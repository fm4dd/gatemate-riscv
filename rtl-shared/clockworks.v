==> flow/design.v <==
module Clockworks 
(
   input  CLK,    
   input  RESET,  
   output clk,    
   output resetn  
);               
   parameter SLOW=0;
   generate
      if(SLOW != 0) begin
   localparam slow_bit=SLOW;
	 reg [slow_bit:0] slow_CLK = 0;
	 always @(posedge CLK) begin
	    slow_CLK <= slow_CLK + 1;
	 end
	 assign clk = slow_CLK[slow_bit];
	 assign resetn = !RESET;
      end else begin 
        assign clk=CLK;
	 reg [15:0] 	    reset_cnt = 0;
	 assign resetn = &reset_cnt;
	 always @(posedge clk,posedge RESET) begin
	    if(RESET) begin
	       reset_cnt <= 0;
	    end else begin
	       reset_cnt <= reset_cnt + !resetn;
	    end
	 end
      end
   endgenerate
endmodule
# --- From RTL to reports: Clockworks ---
# What the tools print for Clockworks, step after step.
# Lines are those of the file above, counted from 1.
# Operators: Yosys type, input widths -> output width; for muxes data width and select width s.
design:
  design: "Clockworks"
  clk_port: "CLK"
  cell_library: "sky130hd"
  pvt_corner: "tt_025C_1v80"

# --- Word-level counts ---
# Counts by Yosys on the flattened word-level netlist (proc, flatten, opt, wreduce; memories kept). Register bits leave out memories and registers merged into their read ports (data or address); mux counts leave out enables and synchronous resets folded into registers. Print and check cells are left out. Cells with the same type and inputs are merged into one.
bits:
  register_bits: 16
  inputBits: 2
  out_inout_bits: 2
  word_cells: 4
op_classes:
  n_addsub: 1
  reduce_logical: 2
ops:
  columns: ["cell", "count"]
  rows:
  - ["$add 16x1->16", 1]
  - ["$reduce_and 16->1", 1]
  - ["$logic_not 1->1", 1]

# --- Depth ---
# Depth = most cells in a row (Yosys ltp): at word level without a register or memory, in the mapped netlist without a sequential cell, where the memories' decode and read muxes count.
logic_depth:
  depth_word: 3
  ABC_AREA: 0
  mapped_depth: 8
  depth_no_buf: 8

# --- Netlist ---
# The flow's flattened synthesis, as Yosys stat reports it; memories are mapped. The netlist is that of the ABC_AREA named above (0 if unset); the other value can give another one.
# The area totals of this step are shown rounded.
mapped:
  stdcells: 66
  area_um2: 730
  seqArea_um2: 400
  flip_flops: 16
  buf_cells: 1
by_type:
  columns: ["cell", "count", "area_total_um2"]
  rows:
  - ["sky130_fd_sc_hd__dfrtp_1", 16, 400.384]
  - ["sky130_fd_sc_hd__xor2_1", 12, 105.101]
  - ["sky130_fd_sc_hd__nor4_1", 6, 37.536]
  - ["sky130_fd_sc_hd__nand4_1", 5, 31.28]
  - ["sky130_fd_sc_hd__nand2_1", 8, 30.029]
  - ["sky130_fd_sc_hd__ha_1", 2, 25.024]
  - ["sky130_fd_sc_hd__xnor2_1", 2, 17.517]
  - ["sky130_fd_sc_hd__nand3_1", 3, 15.014]
  - ["sky130_fd_sc_hd__nor3_1", 3, 15.014]
  - ["sky130_fd_sc_hd__nand4_2", 1, 12.512]
  - ["sky130_fd_sc_hd__nor2_1", 3, 11.261]
  - ["sky130_fd_sc_hd__buf_4", 1, 7.507]
  - ["sky130_fd_sc_hd__inv_1", 2, 7.507]
  - ["sky130_fd_sc_hd__or4_1", 1, 7.507]
  - ["sky130_fd_sc_hd__or3_1", 1, 6.256]

Wiki page: Clockworks / flow data

Clockworks through Yosys and OpenROAD on sky130hd: 2 stored runs, unordered, with their settings and measured results. The constraints put input and output delay at 20% of the set period each and load the outputs with 0.01 pF.
"achievedPeriod_ns" is the run's clock period less its worst setup slack. It is reckoned from that one timing run; input and output delays stay at 20% of the period that was set.
"critical_path_time_ns": the worst setup path's part of the clock period (all of it between registers, 20% less for each end at a port) less its slack. A launch clock that arrives late makes it longer, a capture clock that arrives late makes it shorter.
"power_total_w" is the tool's figure for a default switching activity; nothing was simulated.
Values from the reports are rounded here.

--- flow run 1 ---
==> flow/run.sh <==
#!/bin/bash
# the make line also repeats the synthesis and layout settings of config.mk as NAME=value (left out here)
make -C /OpenROAD-flow-scripts/flow DESIGN_CONFIG=/design/flow/config.mk WORK_HOME=/design/flow/orfs CLKGATE_MAP_FILE= finish
==> flow/config.mk <==
export PLATFORM = sky130hd
export DESIGN_NAME = Clockworks
export DESIGN_NICKNAME = Clockworks
export VERILOG_FILES = /design/flow/design.v
export SDC_FILE = /design/flow/constraint.sdc
export NUM_CORES = 4
export LEC_CHECK = 0
export CAP_MARGIN = 10
export CELL_PAD_IN_SITES_DETAIL_PLACEMENT = 0
export CELL_PAD_IN_SITES_GLOBAL_PLACEMENT = 1
export CORE_MARGIN = 10
export CORE_UTILIZATION = 19
export CTS_CLUSTER_DIAMETER = 368
export SETUP_SLACK_MARGIN = 0.06
export SLEW_MARGIN = 15
export TNS_END_PERCENT = 10
==> flow/constraint.sdc <==
create_clock -name core_clock -period 1.49 [get_ports {CLK}]
set_input_delay 0.2980 -clock core_clock [delete_from_list [all_inputs] [get_ports {CLK}]]
set_output_delay 0.2980 -clock core_clock [all_outputs]
set_load 0.01 [all_outputs]

==> results, as YAML <==
results:
  synth_area_um2: 730
  design_die_area_um2: 6700
  layout_stdcell_area_um2: 1100
  final_util_frac: 0.31
  setup_worst_slack_ns: -0.66
  tns_setup_ns: -9.6
  power_total_w: 0.0011
  achievedPeriod_ns: 2.152
  critical_path_time_ns: 2.15
  critical_path_kind: "flip-flop to flip-flop"

--- flow run 2 ---
==> flow/run.sh <==
#!/bin/bash
# the make line also repeats the synthesis and layout settings of config.mk as NAME=value (left out here)
make -C /OpenROAD-flow-scripts/flow DESIGN_CONFIG=/design/flow/config.mk WORK_HOME=/design/flow/orfs CLKGATE_MAP_FILE= finish
==> flow/config.mk <==
export PLATFORM = sky130hd
export DESIGN_NAME = Clockworks
export DESIGN_NICKNAME = Clockworks
export VERILOG_FILES = /design/flow/design.v
export SDC_FILE = /design/flow/constraint.sdc
export NUM_CORES = 4
export LEC_CHECK = 0
export CAP_MARGIN = 20
export CORE_MARGIN = 2
export CORE_UTILIZATION = 40
export SETUP_SLACK_MARGIN = -0.24
export SLEW_MARGIN = 20
==> flow/constraint.sdc <==
create_clock -name core_clock -period 2.65 [get_ports {CLK}]
set_input_delay 0.5300 -clock core_clock [delete_from_list [all_inputs] [get_ports {CLK}]]
set_output_delay 0.5300 -clock core_clock [all_outputs]
set_load 0.01 [all_outputs]

==> results, as YAML <==
results:
  synth_area_um2: 730
  design_die_area_um2: 2200
  layout_stdcell_area_um2: 880
  final_util_frac: 0.51
  setup_worst_slack_ns: -0.10
  tns_setup_ns: -0.10
  power_total_w: 0.00052
  achievedPeriod_ns: 2.751
  critical_path_time_ns: 2.22
  critical_path_kind: "flip-flop to output port"
